==> flow/design.v <==
package lycan_globals;
  localparam int num_dut_pins = 16;
  localparam int width_dut_pins = $clog2(num_dut_pins);
  localparam int num_peripherals = 8;
  localparam int inputs_per_peripheral = 3;
  localparam int outputs_per_peripheral = 4;
  localparam int tristates_per_peripheral = 1;
  localparam int usb_packet_width = 32;
  localparam int periph_address_width = $clog2(num_peripherals);
  typedef enum logic [2:0] {
    PERIPH_LOOPBACK = 'd0,
    PERIPH_UART = 'd1,
    PERIPH_GPIO = 'd2
  } periph_type_t;
endpackage
package config_reg_pkg;
  typedef enum logic [2:0] {
    WHO_AM_I = 0,
    NUM_DATA_BITS = 1,
    STOP_BITS = 2,
    PARITY = 3,
    CLK_DIV_MAX = 4
  } uart_config_t;
  typedef enum logic[2:0] {
    GPIO_CONFIG_WHOAMI = 0,
    GPIO_CONFIG_ENABLE = 1,
    GPIO_CONFIG_SAMPLE_RATE = 2
  } gpio_config_t;
endpackage
package uart_pkg;
  typedef enum logic {
    STOP_BITS_1,
    STOP_BITS_2
  } stop_bits_t;
  typedef enum logic [1:0] {
    PARITY_NONE,
    PARITY_ODD,
    PARITY_EVEN
  } parity_t;
endpackage
module uart_reg24to8 (
    input  logic        clk,
    input  logic        rst,
    input  logic        wren,
    input  logic [31:0] din,
    input  logic        rden,
    output logic [ 7:0] dout,
    output logic        valid
);
  logic [23:0] data_r, nxt_data;
  logic [1:0] count_r, nxt_count;
  logic [1:0] num_valid_r, nxt_num_valid;
  always_ff @(posedge clk or posedge rst) begin
    if (rst) begin
      data_r <= 24'd0;
      count_r <= 2'b00;
      num_valid_r <= 2'b00;
    end else begin
      data_r <= nxt_data;
      count_r <= nxt_count;
      num_valid_r <= nxt_num_valid;
    end
  end
  always_comb begin
    nxt_data = data_r;
    nxt_count = count_r;
    nxt_num_valid = num_valid_r;
    valid = (count_r < num_valid_r);
    if (wren) begin
      nxt_data  = din[23:0];
      nxt_count   = 2'b0;
      nxt_num_valid = din[27:26];
    end else if (rden) begin
      nxt_count = count_r + 1;
    end
    unique case (count_r)
      2'd0: dout = data_r[7:0];   
      2'd1: dout = data_r[15:8];
      2'd2: dout = data_r[23:16];
      2'd3: dout = '0;
    endcase
  end
endmodule
# From RTL to reports: uart_reg24to8

The steps from the RTL of uart_reg24to8 to its reports follow in flow order.
Line numbers count from 1 in the design file above.
Not given: --

Top module: uart_reg24to8
Clock: clk
Cell library: sky130hd
Timing corner: tt_025C_1v80

# Word level

Source: Yosys, flattened and elaborated, memories not mapped. Widths are those after wreduce. Registers that Yosys merges into a memory's read port (data or address) are not register bits. Print and check cells do not count. Equal cells are merged and count once.

$add $sub $neg: 1
Order comparisons: 1
Equal/unequal tests: 3
Muxes and demuxes: 3
Reductions and logical operators: 2

Operators with widths:

| cell                                                 | count |
| parallel mux 8 bit (select 4 bit)                    | 1 |
| equality test 2 bit (second input constant)          | 2 |
| two-way mux 2 bit                                    | 2 |
| adder 2 x 1 -> 2 bit (second input constant)         | 1 |
| equality test 2 x 1 -> 1 bit (second input constant) | 1 |
| < comparator 2 bit                                   | 1 |
| logical NOT 2 bit                                    | 1 |
| nonzero test 2 bit                                   | 1 |

Register bits: 28
Input bits: 36
Word-level cells: 13

# Longest topological paths

Yosys ltp: most cells in a row. Word level: on the elaborated netlist, between registers, memories and ports. Mapped: between sequential cells and ports; inverters and the memories' decode and read muxes count.

Depth after elaboration: 3
ABC_AREA: 0
Depth in mapped cells: 5
Mapped depth without buffers: 4

# Mapped cells and area

The flow's flattened synthesis, as Yosys stat reports it; memories are mapped. The netlist is that of the ABC_AREA named above (0 if unset); the other value can give another one.

Cell types:

| type                      | count | area in all (um2) |
| sky130_fd_sc_hd__dfrtp_1  | 28    | 700.672 |
| sky130_fd_sc_hd__mux2_2   | 19    | 213.955 |
| sky130_fd_sc_hd__mux2_4   | 6     | 90.086 |
| sky130_fd_sc_hd__a22oi_1  | 8     | 60.058 |
| sky130_fd_sc_hd__ha_1     | 4     | 50.048 |
| sky130_fd_sc_hd__o21ai_0  | 9     | 45.043 |
| sky130_fd_sc_hd__nand2_1  | 9     | 33.782 |
| sky130_fd_sc_hd__buf_6    | 2     | 22.522 |
| sky130_fd_sc_hd__inv_1    | 4     | 15.014 |
| sky130_fd_sc_hd__buf_2    | 2     | 10.01 |
| sky130_fd_sc_hd__mux2i_1  | 1     | 10.01 |
| sky130_fd_sc_hd__xnor2_1  | 1     | 8.758 |
| sky130_fd_sc_hd__buf_4    | 1     | 7.507 |
| sky130_fd_sc_hd__nor2_1   | 2     | 7.507 |
| sky130_fd_sc_hd__nand2b_1 | 1     | 6.256 |
| sky130_fd_sc_hd__a21oi_1  | 1     | 5.005 |
| sky130_fd_sc_hd__clkbuf_2 | 1     | 5.005 |

Standard cells after synthesis: 99
Chip area (Yosys): 1291.2 um2
Area of sequential cells: 700.7 um2
Flip-flops: 28

# Path before layout

Path of least setup slack by OpenSTA after synthesis, without wires, with an ideal clock, recovery checks aside; 20% of the period is set as input and as output delay. Where synthesis merged equal registers, the netlist keeps one of their names.

Path type: reg-to-output
Start point: reg count_r[0]
End point: out dout[4]
Clock period: 1.56 ns
Output delay: 0.312 ns
Arrival: 1.142 ns
Required time: 1.248 ns
Slack: 0.106 ns
Path delay: 1.142 ns
Stages on the path: 5
Buffers on the path: 1
Synthesis period reached: 1.454 ns

"path delay" is the arrival time less input delay plus setup time.
At an output port there is no setup time.
"stages on the path": output pins that drive a net of the path, with the launching flip-flop's if there is one; two outputs of one cell count as two.
"synthesis period reached" = period - worst setup slack (recovery checks aside). The figure is calculated, with input and output delays left at 20% of the set period.
The rows between start and end are the longest chain of elaborated cells between them; the timing report does not say that the signal goes this way. Where chains are equally long, one stands for them.
A line is the first line of the expression or statement that the cell stems from. Yosys adds cells for indexed reads and writes and turns some case tables into memories.

Cells stage by stage: sky130_fd_sc_hd__dfrtp_1 -> sky130_fd_sc_hd__inv_1 -> sky130_fd_sc_hd__ha_1 -> sky130_fd_sc_hd__buf_2 -> sky130_fd_sc_hd__o21ai_0
Length of the longest elaborated chain: 2
Elaborated cells on any way between the ends: 5

Ends and longest elaborated chain, post-synthesis:

| what                              | RTL line | RTL |
| from (decl)                       | 51       | `logic [1:0] count_r, nxt_count;` |
| from (assign)                     | 56       | `count_r <= 2'b00;` |
| from (assign)                     | 60       | `count_r <= nxt_count;` |
| equality test 2 bit               | 76       | `unique case (count_r)` |
| parallel mux 8 bit (select 4 bit) | 76       |  |
| to (decl)                         | 47       | `output logic [ 7:0] dout,` |

# Worst path after layout

From the final timing report of job 1: the path of least setup slack in the routed layout; clock arrival at registers is part of the times.

Path type: reg-to-output
Start point: reg count_r[0]
End point: out dout[6]
Clock period: 2.64 ns
Output delay: 0.53 ns
Arrival: 2.08 ns
Required time: 2.11 ns
Slack: 0.03 ns
Stages on the path: 7
Buffers on the path: 2

The rows between start and end are the longest chain of elaborated cells between them; the timing report does not say that the signal goes this way. Where chains are equally long, one stands for them.

Cells stage by stage: sky130_fd_sc_hd__dfrtp_1 -> sky130_fd_sc_hd__inv_1 -> sky130_fd_sc_hd__ha_1 -> sky130_fd_sc_hd__buf_2 -> sky130_fd_sc_hd__nand2_1 -> sky130_fd_sc_hd__o21ai_0 -> sky130_fd_sc_hd__clkdlybuf4s50_1
Length of the longest elaborated chain: 2
Elaborated cells on any way between the ends: 5

Ends and longest elaborated chain, after layout:

| what                              | RTL line | RTL |
| from (decl)                       | 51       | `logic [1:0] count_r, nxt_count;` |
| from (assign)                     | 56       | `count_r <= 2'b00;` |
| from (assign)                     | 60       | `count_r <= nxt_count;` |
| equality test 2 bit               | 76       | `unique case (count_r)` |
| parallel mux 8 bit (select 4 bit) | 76       |  |
| to (decl)                         | 47       | `output logic [ 7:0] dout,` |

==> results <==
Measured data: module uart_reg24to8, platform sky130hd, 2 stored runs of the flow under differing settings, order arbitrary. Input and output delays are each 20% of the period that was set; the output load is 0.01 pF.
By "clock period achieved" is meant the clock period of the run minus its worst setup slack. This is arithmetic on one report: input and output delays are still those of the set period (20% each).
"worst setup path time" means the part of the period allowed to the worst setup path (the constraints hold back 20% at inputs and 20% at outputs) less its slack; where the path has registers, the arrival times of their clocks count too.
By "total power after layout" is meant OpenSTA's value without simulated activity: inputs other than the clock are taken to toggle once in ten clock periods, and the tool carries that through the logic.

## Job 1

==> flow/run.sh <==
#!/bin/bash
# the make line also repeats the synthesis and layout settings of config.mk as NAME=value (left out here)
make -C /OpenROAD-flow-scripts/flow DESIGN_CONFIG=/design/flow/config.mk WORK_HOME=/design/flow/orfs CLKGATE_MAP_FILE= finish
==> flow/config.mk <==
export PLATFORM = sky130hd
export DESIGN_NAME = uart_reg24to8
export DESIGN_NICKNAME = uart_reg24to8
export VERILOG_FILES = /design/flow/design.v
export SDC_FILE = /design/flow/constraint.sdc
export NUM_CORES = 4
export LEC_CHECK = 0
export CAP_MARGIN = 30
export CELL_PAD_IN_SITES_GLOBAL_PLACEMENT = 0
export CORE_MARGIN = 9
export CORE_UTILIZATION = 31
export CTS_CLUSTER_DIAMETER = 237
export GPL_TIMING_DRIVEN = 0
export MIN_ROUTING_LAYER = met1
export PLACE_DENSITY_LB_ADDON = 0.22
export SETUP_SLACK_MARGIN = -0.18
export SLEW_MARGIN = 20
==> flow/constraint.sdc <==
create_clock -name core_clock -period 2.64 [get_ports {clk}]
set_input_delay 0.5280 -clock core_clock [delete_from_list [all_inputs] [get_ports {clk}]]
set_output_delay 0.5280 -clock core_clock [all_outputs]
set_load 0.01 [all_outputs]

| result of job 1 | value |
|---|---|
| setup slack of the critical path | 0.029 ns |
| total power after layout | 1.079 mW |
| worst setup path time | 2.08 ns |
| critical path kind | reg-to-output |
| chip area after synthesis (Yosys) | 1291.2 um2 |
| standard-cell area after layout | 1823.0 um2 |
| final setup TNS | 0.000 ns |
| die area | 6812.9 um2 |
| clock period achieved | 2.611 ns |

## Job 2

==> flow/run.sh <==
#!/bin/bash
# the make line also repeats the synthesis and layout settings of config.mk as NAME=value (left out here)
make -C /OpenROAD-flow-scripts/flow DESIGN_CONFIG=/design/flow/config.mk WORK_HOME=/design/flow/orfs CLKGATE_MAP_FILE= finish
==> flow/config.mk <==
export PLATFORM = sky130hd
export DESIGN_NAME = uart_reg24to8
export DESIGN_NICKNAME = uart_reg24to8
export VERILOG_FILES = /design/flow/design.v
export SDC_FILE = /design/flow/constraint.sdc
export NUM_CORES = 4
export LEC_CHECK = 0
export ABC_AREA = 0
export CAP_MARGIN = 30
export CORE_MARGIN = 3
export CORE_UTILIZATION = 24
export GPL_ROUTABILITY_DRIVEN = 0
export MIN_ROUTING_LAYER = met1
export PLACE_DENSITY = 0.43
export SETUP_SLACK_MARGIN = -0.03
export SLEW_MARGIN = 15
export TNS_END_PERCENT = 85
==> flow/constraint.sdc <==
create_clock -name core_clock -period 0.917 [get_ports {clk}]
set_input_delay 0.1834 -clock core_clock [delete_from_list [all_inputs] [get_ports {clk}]]
set_output_delay 0.1834 -clock core_clock [all_outputs]
set_load 0.01 [all_outputs]

| result of job 2 | value |
|---|---|
| standard-cell area after layout | 1958.1 um2 |
| final setup TNS | -6.423 ns |
| worst setup path time | 1.46 ns |
| critical path kind | reg-to-output |
| total power after layout | 2.925 mW |
| die area | 6296.4 um2 |
| clock period achieved | 1.640 ns |
| setup slack of the critical path | -0.723 ns |
| chip area after synthesis (Yosys) | 1291.2 um2 |
