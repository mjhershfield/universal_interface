==> flow/design.v <==
package lycan_globals;
  localparam int num_dut_pins = 16;
  localparam int width_dut_pins = $clog2(num_dut_pins);
  localparam int num_peripherals = 8;
  localparam int inputs_per_peripheral = 3;
  localparam int outputs_per_peripheral = 4;
  localparam int tristates_per_peripheral = 1;
  localparam int usb_packet_width = 32;
  localparam int periph_address_width = $clog2(num_peripherals);
  typedef enum logic [2:0] {
    PERIPH_LOOPBACK = 'd0,
    PERIPH_UART = 'd1,
    PERIPH_GPIO = 'd2
  } periph_type_t;
endpackage
package config_reg_pkg;
  typedef enum logic [2:0] {
    WHO_AM_I = 0,
    NUM_DATA_BITS = 1,
    STOP_BITS = 2,
    PARITY = 3,
    CLK_DIV_MAX = 4
  } uart_config_t;
  typedef enum logic[2:0] {
    GPIO_CONFIG_WHOAMI = 0,
    GPIO_CONFIG_ENABLE = 1,
    GPIO_CONFIG_SAMPLE_RATE = 2
  } gpio_config_t;
endpackage
package uart_pkg;
  typedef enum logic {
    STOP_BITS_1,
    STOP_BITS_2
  } stop_bits_t;
  typedef enum logic [1:0] {
    PARITY_NONE,
    PARITY_ODD,
    PARITY_EVEN
  } parity_t;
endpackage
module uart_reg8to24 (
    input  logic        clk,
    input  logic        rst,
    input  logic        wren,
    input  logic [ 7:0] din,
    input  logic        rden,
    output logic [31:0] dout,
    output logic [1:0] valid_bytes
);
  logic [23:0] data_r, nxt_data;
  logic [1:0] valid_bytes_r, nxt_valid_bytes;
  always_ff @(posedge clk or posedge rst) begin
    if (rst) begin
      data_r <= 24'd0;
      valid_bytes_r <= 2'b00;
    end else begin
      data_r <= nxt_data;
      valid_bytes_r <= nxt_valid_bytes;
    end
  end
  always_comb begin
    nxt_data = data_r;
    nxt_valid_bytes = valid_bytes_r;
    if (rden) begin
      nxt_valid_bytes = '0;
      nxt_data = '0;
    end 
    if (wren) begin
      unique0 case (valid_bytes_r)
        2'd0: nxt_data[7:0] = din;
        2'd1: nxt_data[15:8] = din;
        2'd2: nxt_data[23:16] = din;
      endcase;
      if (valid_bytes_r != 2'd3)
        nxt_valid_bytes = valid_bytes_r + 1;
    end
    dout = data_r;
    valid_bytes = valid_bytes_r;
  end
endmodule
======== From RTL to reports: uart_reg8to24 ========
Tool output for the design above, in the order of the flow.
Line numbers count from 1 in the design file above.
Operators: Yosys type, input widths -> output width; for muxes data width and select width s.
Library cell names are shortened.
Not given: n/a
set-up
  top ..................................... uart_reg8to24
  clock input ............................. clk
  cell library ............................ sky130hd
  corner .................................. tt_025C_1v80

======== Word-level counts ========
Yosys after proc, flatten, opt, wreduce and memory -nomap, before mapping. Enables and synchronous resets that opt folds into registers are not counted as muxes. Memory bits, and registers merged into a memory's read port (data or address), are not among the register bits. Print and check cells are not counted. Equal cells are merged and count once.
cells by class
  divide/modulo/power cells ............... 0
  add/subtract/negate cells ............... 1
  bitwise gates (word level) .............. 0
  reductions and logical operators ........ 1
  equality and inequality tests ........... 3
  mux-type cells .......................... 8
  $lt $le $gt $ge ......................... 0
  shift-type cells ........................ 0
  multipliers ............................. 0
operators by type and width
  cell                 count
  $mux 24              2
  $mux 8               3
  $mux 2               3
  $add 2x1->2 const B  1
  $eq 2x1->1 const B   1
  $eq 2x2->1 const B   1
  $ne 2x2->1 const B   1
  $logic_not 2->1      1
bit counts
  clocked read ports x word width ......... 0
  output and inout port bits .............. 34
  input bits .............................. 12
  memory bits (read-only) ................. 0
  bits in registers ....................... 26
  RAM bits ................................ 0
  latch bits .............................. 0
  elaborated cells ........................ 15
  memory cells ............................ 0

======== Longest topological paths ========
Yosys ltp: most cells in a row. Word level: on the elaborated netlist, between registers, memories and ports. Mapped: between sequential cells and ports; inverters and the memories' decode and read muxes count.
depth
  depth in word-level cells ............... 3
  ABC_AREA ................................ 1
  gate-level depth with buffers ........... 6
  mapped depth without buffers ............ 6

======== Netlist ========
Yosys stat after the flow's synthesis: flattened, memories mapped to cells. It holds for the ABC_AREA given above (unset counts as 0); a run with the other value may have another netlist.
synthesis totals
  mapped flip-flops ....................... 26
  area of sequential cells ................ 650.6 um^2
  buffer cells ............................ 11
  standard cells after synthesis .......... 134
  mapped area ............................. 1228.7 um^2
cell types
  cell type  count  area in all (um^2)
  dfrtp_1    26     650.624
  nand2_1    53     198.941
  nand3_1    27     135.13
  buf_4      8      60.058
  nand2_8    3      60.058
  ha_1       4      50.048
  clkinv_4   3      26.275
  inv_1      5      18.768
  buf_6      1      11.261
  buf_2      2      10.01
  conb_1     1      3.754
  inv_2      1      3.754

======== Path before layout ========
OpenSTA on the mapped netlist: ideal clock, no wires. The path of least setup slack (recovery checks aside). Input and output delay are each 20% of the period. Register names are those of the netlist, which keeps one name where synthesis merged equal registers.
path post-synthesis
  kind .................................... register to register
  start ................................... register valid_bytes_r[0]
  end ..................................... register data_r[0]
  stages .................................. 7
  data required time ...................... 1.872 ns
  period .................................. 1.99 ns
  time at the first pin ................... 0.000 ns
  delay of the path ....................... 1.170 ns
  path slack .............................. 0.820 ns
  path buffers ............................ 0
  arrival time ............................ 1.052 ns
  setup time .............................. 0.118 ns
  synthesis period reached ................ 1.17 ns
"delay of the path" = arrival - input delay + setup time.
"stages" counts driving pins, that of a launching flip-flop among them; a cell with two outputs on the path counts twice.
"synthesis period reached" = period - worst setup slack (recovery checks aside). The figure is calculated, with input and output delays left at 20% of the set period.
Between the ends stands the longest chain of elaborated cells between them, by number of cells; it is not shown to be the way that was timed. Of several equally long chains one is given.
Each line given opens the expression or statement behind the cell; cells for indexed reads and writes are added by Yosys, which also makes memories of some case tables.
between the ends, post-synthesis
  cell sequence ........................... dfrtp_1 > inv_1 > ha_1 > nand2_8 > clkinv_4 > nand2_1 > nand2_1
  length of the longest elaborated chain .. 3
  elaborated cells on any way between the ends .. 3
  source lines of those cells ............. 2
  those cells by class .................... 2 x mux; 1 x reduce/logical
ends and longest elaborated chain, post-synthesis
  what                RTL line  source
  start: declaration  51        logic [1:0] valid_bytes_r, nxt_valid_bytes;
  start: assignment   55        valid_bytes_r <= 2'b00;
  start: assignment   58        valid_bytes_r <= nxt_valid_bytes;
  $logic_not 2->1     69        unique0 case (valid_bytes_r)
  $mux 8              69
  $mux 24             68        if (wren) begin
  end: assignment     54        data_r <= 24'd0;
  end: assignment     57        data_r <= nxt_data;
  end: declaration    50        logic [23:0] data_r, nxt_data;

Ticket comment

uart_reg8to24 on sky130hd: 2 stored runs with different settings, listed in no order. Input and output delays are each 20% of the period that was set; the output load is 0.01 pF.

Flow files of run 1
==> flow/run.sh <==
#!/bin/bash
# the make line also repeats the synthesis and layout settings of config.mk as NAME=value (left out here)
make -C /OpenROAD-flow-scripts/flow DESIGN_CONFIG=/design/flow/config.mk WORK_HOME=/design/flow/orfs CLKGATE_MAP_FILE= finish
==> flow/config.mk <==
export PLATFORM = sky130hd
export DESIGN_NAME = uart_reg8to24
export DESIGN_NICKNAME = uart_reg8to24
export VERILOG_FILES = /design/flow/design.v
export SDC_FILE = /design/flow/constraint.sdc
export NUM_CORES = 4
export LEC_CHECK = 0
export ABC_AREA = 1
export CAP_MARGIN = 20
export CELL_PAD_IN_SITES_GLOBAL_PLACEMENT = 2
export CORE_MARGIN = 4
export CORE_UTILIZATION = 43
export GPL_TIMING_DRIVEN = 0
export HOLD_SLACK_MARGIN = 0.3
export MAX_ROUTING_LAYER = met5
export PLACE_DENSITY_LB_ADDON = 0.16
export SETUP_SLACK_MARGIN = 0.13
export SLEW_MARGIN = 20
export TNS_END_PERCENT = 95
==> flow/constraint.sdc <==
create_clock -name core_clock -period 1.04 [get_ports {clk}]
set_input_delay 0.2080 -clock core_clock [delete_from_list [all_inputs] [get_ports {clk}]]
set_output_delay 0.2080 -clock core_clock [all_outputs]
set_load 0.01 [all_outputs]

report of run 1: did not finish, place, FLW-0024

Flow files of run 2
==> flow/run.sh <==
#!/bin/bash
# the make line also repeats the synthesis and layout settings of config.mk as NAME=value (left out here)
make -C /OpenROAD-flow-scripts/flow DESIGN_CONFIG=/design/flow/config.mk WORK_HOME=/design/flow/orfs CLKGATE_MAP_FILE= finish
==> flow/config.mk <==
export PLATFORM = sky130hd
export DESIGN_NAME = uart_reg8to24
export DESIGN_NICKNAME = uart_reg8to24
export VERILOG_FILES = /design/flow/design.v
export SDC_FILE = /design/flow/constraint.sdc
export NUM_CORES = 4
export LEC_CHECK = 0
export CAP_MARGIN = 20
export CELL_PAD_IN_SITES_DETAIL_PLACEMENT = 0
export CORE_ASPECT_RATIO = 0.6
export CORE_MARGIN = 2
export CORE_UTILIZATION = 69
export CTS_CLUSTER_SIZE = 38
export MAX_ROUTING_LAYER = met5
export PLACE_DENSITY_LB_ADDON = 0.03
export SETUP_SLACK_MARGIN = 0.23
export SLEW_MARGIN = 20
export TNS_END_PERCENT = 35
==> flow/constraint.sdc <==
create_clock -name core_clock -period 0.919 [get_ports {clk}]
set_input_delay 0.1838 -clock core_clock [delete_from_list [all_inputs] [get_ports {clk}]]
set_output_delay 0.1838 -clock core_clock [all_outputs]
set_load 0.01 [all_outputs]

report of run 2: did not finish, place, FLW-0024
